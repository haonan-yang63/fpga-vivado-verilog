==> flow/design.v <==
`timescale 1ns / 1ps
module control(
    input wire CLK,                          
    input wire RESET,                        
    input wire EN,                           
    output reg [5:0] STATE,                 
    input wire [10:0] IADDR,                 
    input wire [15:0] WADDR,                 
    input wire [12:0] OADDR,                 
    output reg input_wen,
    output reg input_ren,
    output reg input_cen,
    output reg input_addr,
    output reg weight_wen,
    output reg weight_ren,
    output reg weight_cen,
    output reg [12:0] weight_addr,
    output reg output_wen,
    output reg output_ren,
    output reg output_cen,
    output reg [15:0] output_addr
    );
parameter IDLE = 6'd0;      
parameter INPUT = 6'd1;   
parameter CALCULATE = 6'd2;
parameter OUTPUT = 6'd3;
parameter RETURN = 6'd4;
parameter OUTPUTTOSHARE = 6'd4;
always @(posedge CLK or negedge RESET) begin
    if(~RESET) begin
        STATE <= IDLE;
        input_wen <= 1; 
        input_ren <= 0; 
        input_cen <= 1; 
        input_addr <= 0; 
        weight_wen <= 1;
        weight_ren <= 0;
        weight_cen <= 1;
        weight_addr <= 0;
        output_wen <= 1;
        output_ren <= 0;
        output_cen <= 1;
        output_addr <= 0;
    end else if (EN) begin
        if (STATE == IDLE) begin
            STATE <= INPUT;
            input_wen <= 0; 
            input_ren <= 1;
            input_cen <= 1; 
            input_addr <= 0; 
            weight_wen <= 0; 
            weight_ren <= 1;
            weight_cen <= 1; 
        end
        else if(STATE == INPUT)begin
            input_addr <= input_addr +1; 
            weight_addr<=weight_addr+1;
            if(input_addr > IADDR-1&&weight_addr > WADDR-1)begin
                input_addr <= 0; 
                STATE <= CALCULATE; 
                weight_addr <= 0;
            end
        end
        else if (STATE == CALCULATE)begin
            weight_wen <= 1;
            weight_ren <= 1;
            weight_cen <= 0;
            if(weight_addr > WADDR-1)begin
                STATE <= OUTPUT;
                weight_wen <= 1;
                weight_ren <= 0;
                weight_cen <= 1;
                output_addr <= 0;
                output_wen <= 0;
                output_ren <= 1;
                output_cen <= 1;
            end
        end
        else if (STATE == OUTPUT)begin
            output_addr <= output_addr + 1;
            if(output_addr == 34)begin 
                STATE <= RETURN;
            end
        end
        else if (STATE == RETURN)begin
            STATE <= IDLE;
        end
    end
end
endmodule
======== Tool chain data of control ========
What the tools print for control, step after step.
Lines are those of the file above, counted from 1.
Operators carry their Yosys type and port widths (W data, S select, Z words).
Library cell names are shortened.
The mark -- stands for no value.
set-up
  design top .............................. control
  clock port .............................. CLK
  standard-cell library ................... sky130hd
  timing corner ........................... tt_025C_1v80

======== Elaborated design ========
Yosys after proc, flatten, opt, wreduce and memory -nomap, before mapping. Memory bits, and registers merged into a memory's read port (data or address), are not among the register bits. Print and check cells are not counted. Equal cells are merged and count once.
cells by class
  add/subtract/negate cells ............... 5
  order comparisons ....................... 2
  equal/unequal tests ..................... 10
  muxes and demuxes ....................... 26
  bitwise logic cells ..................... 2
  reductions and logical operators ........ 13
operator list
  kind                     number
  $mux W16                 3
  $mux W6                  8
  $gt A1 B32 Y1            1
  $gt A13 B32 Y1           1
  $sub A16 B1 Y17 const B  1
  $add A16 B1 Y16 const B  1
  $eq A16 B6 Y1 const B    1
  $reduce_and A5 Y1        3
  $mux W1                  14
  $add A13 B1 Y13 const B  1
  $mux W13                 1
  $sub A11 B1 Y12 const B  1
  $eq A6 B2 Y1 const B     2
  $reduce_bool A2 Y1       3
  $reduce_and A3 Y1        2
  $eq A6 B1 Y1 const B     1
  $eq A6 B3 Y1 const B     1
  $logic_not A6 Y1         1
  $ne A5 B4 Y1 const B     1
  $reduce_bool A5 Y1       1
  $reduce_and A2 Y1        2
  $ne A4 B3 Y1 const B     1
  $ne A3 B2 Y1 const B     1
  $not A1 Y1               2
  $ne A2 B1 Y1 const B     1
  $ne A2 B2 Y1 const B     1
  $add A1 B1 Y1 const B    1
  $logic_and A1 B1 Y1      1
word-level totals
  bits in registers ....................... 43
  input port bits ......................... 43
  output and inout bits ................... 45
  elaborated cells ........................ 69

======== Longest topological paths ========
Yosys ltp: most cells in a row. Word level: on the elaborated netlist, between registers, memories and ports. Mapped: between sequential cells and ports; inverters and the memories' decode and read muxes count.
logic depth
  depth after elaboration ................. 6
  ABC_AREA ................................ 0
  mapped depth ............................ 14
  mapped depth without buffers ............ 14

======== Netlist ========
The flow's flattened synthesis, as Yosys stat reports it; memories are mapped. The netlist is that of the ABC_AREA named above (0 if unset); the other value can give another one.
Totals and module areas in this step are rounded.
synthesis totals
  mapped cells ............................ 300
  mapped area ............................. 2800 um2
  sequential area ......................... 1000 um2
  flip-flop cells ......................... 40
  buffer cells ............................ 12
cells by type
  cell     number  area in all (um2)
  dfrtp_1  36      900.864
  ha_1     19      237.728
  nand2_1  30      112.608
  a21oi_1  22      110.106
  dfstp_2  4       105.101
  xor2_1   11      96.342
  xnor2_1  10      87.584
  nor3_2   7       70.067
  and3_1   11      68.816
  nor3_1   13      65.062
  nor2_1   17      63.811
  a31oi_1  10      62.56
  o21ai_0  10      50.048
  and4_4   4       45.043
  inv_1    11      41.29
  buf_4    5       37.536
  nand3_1  7       35.034
  and2_1   5       31.28
Other cell types: 33; their cells: 68.

======== Timing after synthesis ========
Path of least setup slack by OpenSTA after synthesis, without wires, with an ideal clock, recovery checks aside; 20% of the period is set as input and as output delay. Where synthesis merged equal registers, the netlist keeps one of their names.
path post-synthesis
  path type ............................... input-to-reg
  start point ............................. in WADDR[4]
  end point ............................... reg output_addr[7]
  clock period ............................ 4040 ps
  input delay ............................. 808 ps
  setup time .............................. 127 ps
  time at the first pin ................... 808 ps
  arrival time ............................ 3966 ps
  required time ........................... 3913 ps
  path slack .............................. -53 ps
  path delay .............................. 3285 ps
  driving pins on the path ................ 12
  path buffers ............................ 1
  period reached after synthesis .......... 4093 ps
"path delay" is the arrival time less input delay plus setup time.
"driving pins on the path": output pins that drive a net of the path, with the launching flip-flop's if there is one; two outputs of one cell count as two.
"period reached after synthesis" = period - worst setup slack (recovery checks aside). The figure is calculated, with input and output delays left at 20% of the set period.
The rows between start and end are the longest chain of elaborated cells between them; the timing report does not say that the signal goes this way. Where chains are equally long, one stands for them.
Each line given opens the expression or statement behind the cell; cells for indexed reads and writes are added by Yosys, which also makes memories of some case tables.
A register here has more assigning lines than the two given.
on the way, post-synthesis
  cell sequence ........................... nor3_2 nand2_1 or3_1 or4b_2 xor2_1 ha_1 nand4_1 nor3_1 a211oi_2 nor4_4 buf_2 nor3_1
  length of the longest elaborated chain .. 4
  elaborated cells between the ends (all ways) .. 6
  classes of those cells .................. 1 x add/sub; 1 x compare; 1 x eq/ne; 2 x mux; 1 x reduce/logical
ends and longest elaborated chain, post-synthesis
  what             RTL line  source
  start, declared  8         input wire [15:0] WADDR,
  $sub A16 B1 Y17  68        if(weight_addr > WADDR-1)begin
  $gt A13 B32 Y1   68
  $mux W16         68
  $mux W16         64        else if (STATE == CALCULATE)begin
  end, assigned    73        output_addr <= 0;
  end, assigned    80        output_addr <= output_addr + 1;
  end, declared    21        output reg [15:0] output_addr

======== Timing after layout ========
From the final timing report of run 1: the path of least setup slack in the routed layout; clock arrival at registers is part of the times.
The path's times are printed in steps of 10 ps; the period is the one set.
path post-layout
  path type ............................... input-to-reg
  start point ............................. in WADDR[2]
  end point ............................... reg output_addr[11]
  clock period ............................ 7850 ps
  input delay ............................. 1570 ps
  setup time .............................. 110 ps
  time at the first pin ................... 1570 ps
  arrival time ............................ 5770 ps
  required time ........................... 8040 ps
  path slack .............................. 2270 ps
  driving pins on the path ................ 14
  path buffers ............................ 2
The rows between start and end are the longest chain of elaborated cells between them; the timing report does not say that the signal goes this way. Where chains are equally long, one stands for them.
A register here has more assigning lines than the two given.
on the way, post-layout
  cell sequence ........................... clkdlybuf4s50_1 nor3_2 nand2_1 or3_1 or4b_2 xor2_1 ha_1 nand4_1 nor3_1 a211oi_2 nor4_4 buf_4 a31oi_1 nor2b_1
  length of the longest elaborated chain .. 4
  elaborated cells between the ends (all ways) .. 6
  classes of those cells .................. 1 x add/sub; 1 x compare; 1 x eq/ne; 2 x mux; 1 x reduce/logical
ends and longest elaborated chain, post-layout
  what             RTL line  source
  start, declared  8         input wire [15:0] WADDR,
  $sub A16 B1 Y17  68        if(weight_addr > WADDR-1)begin
  $gt A13 B32 Y1   68
  $mux W16         68
  $mux W16         64        else if (STATE == CALCULATE)begin
  end, assigned    73        output_addr <= 0;
  end, assigned    80        output_addr <= output_addr + 1;
  end, declared    21        output reg [15:0] output_addr

Module control, platform sky130hd: 2 stored runs of the flow (Yosys, OpenROAD) with differing settings, in no particular order. Input and output delays are each 20% of the period that was set; the output load is 0.01 pF.
"reached clock period": clock period set for the run, less the worst setup slack. It is reckoned from that one timing run; input and output delays stay at 20% of the period that was set.
"worst path time" is the time allowed to the run's worst setup path (the clock period less input and output delay, where it has them) less its slack. Clock arrival times count: a late capture clock shortens it, a late launch clock lengthens it.
"worst path time" is known to 10 ps.
The results are shown rounded.

---- run 1 ----
settings
  period_ns = 7.85
  CORE_UTILIZATION = 54
  CORE_ASPECT_RATIO = 0.62
  CELL_PAD_IN_SITES_GLOBAL_PLACEMENT = 0
  ABC_AREA = 0
  CTS_CLUSTER_SIZE = 85
  SLEW_MARGIN = 30
  MIN_ROUTING_LAYER = met1
  CAP_MARGIN = 20
  CORE_MARGIN = 2
results
  worst hold slack after layout ........... 460 ps
  sum of negative setup slack ............. 0 ps
  utilization of the finished layout ...... 74 %
  worst path time ......................... 4010 ps
  class of the worst setup path ........... input-to-reg
  netlist area reported by Yosys .......... 2800 um2
  worst slack on setup checks ............. 2300 ps
  die footprint ........................... 5700 um2
  reached clock period .................... 5584 ps

---- run 2 ----
settings
  period_ns = 6.4
  CORE_UTILIZATION = 43
  CELL_PAD_IN_SITES_GLOBAL_PLACEMENT = 0
  CELL_PAD_IN_SITES_DETAIL_PLACEMENT = 2
  TNS_END_PERCENT = 95
  GPL_ROUTABILITY_DRIVEN = 0
  CTS_CLUSTER_DIAMETER = 350
  SLEW_MARGIN = 40
  CAP_MARGIN = 20
  CORE_MARGIN = 2
results
  not finished: clock tree synthesis ended with error DPL-0033
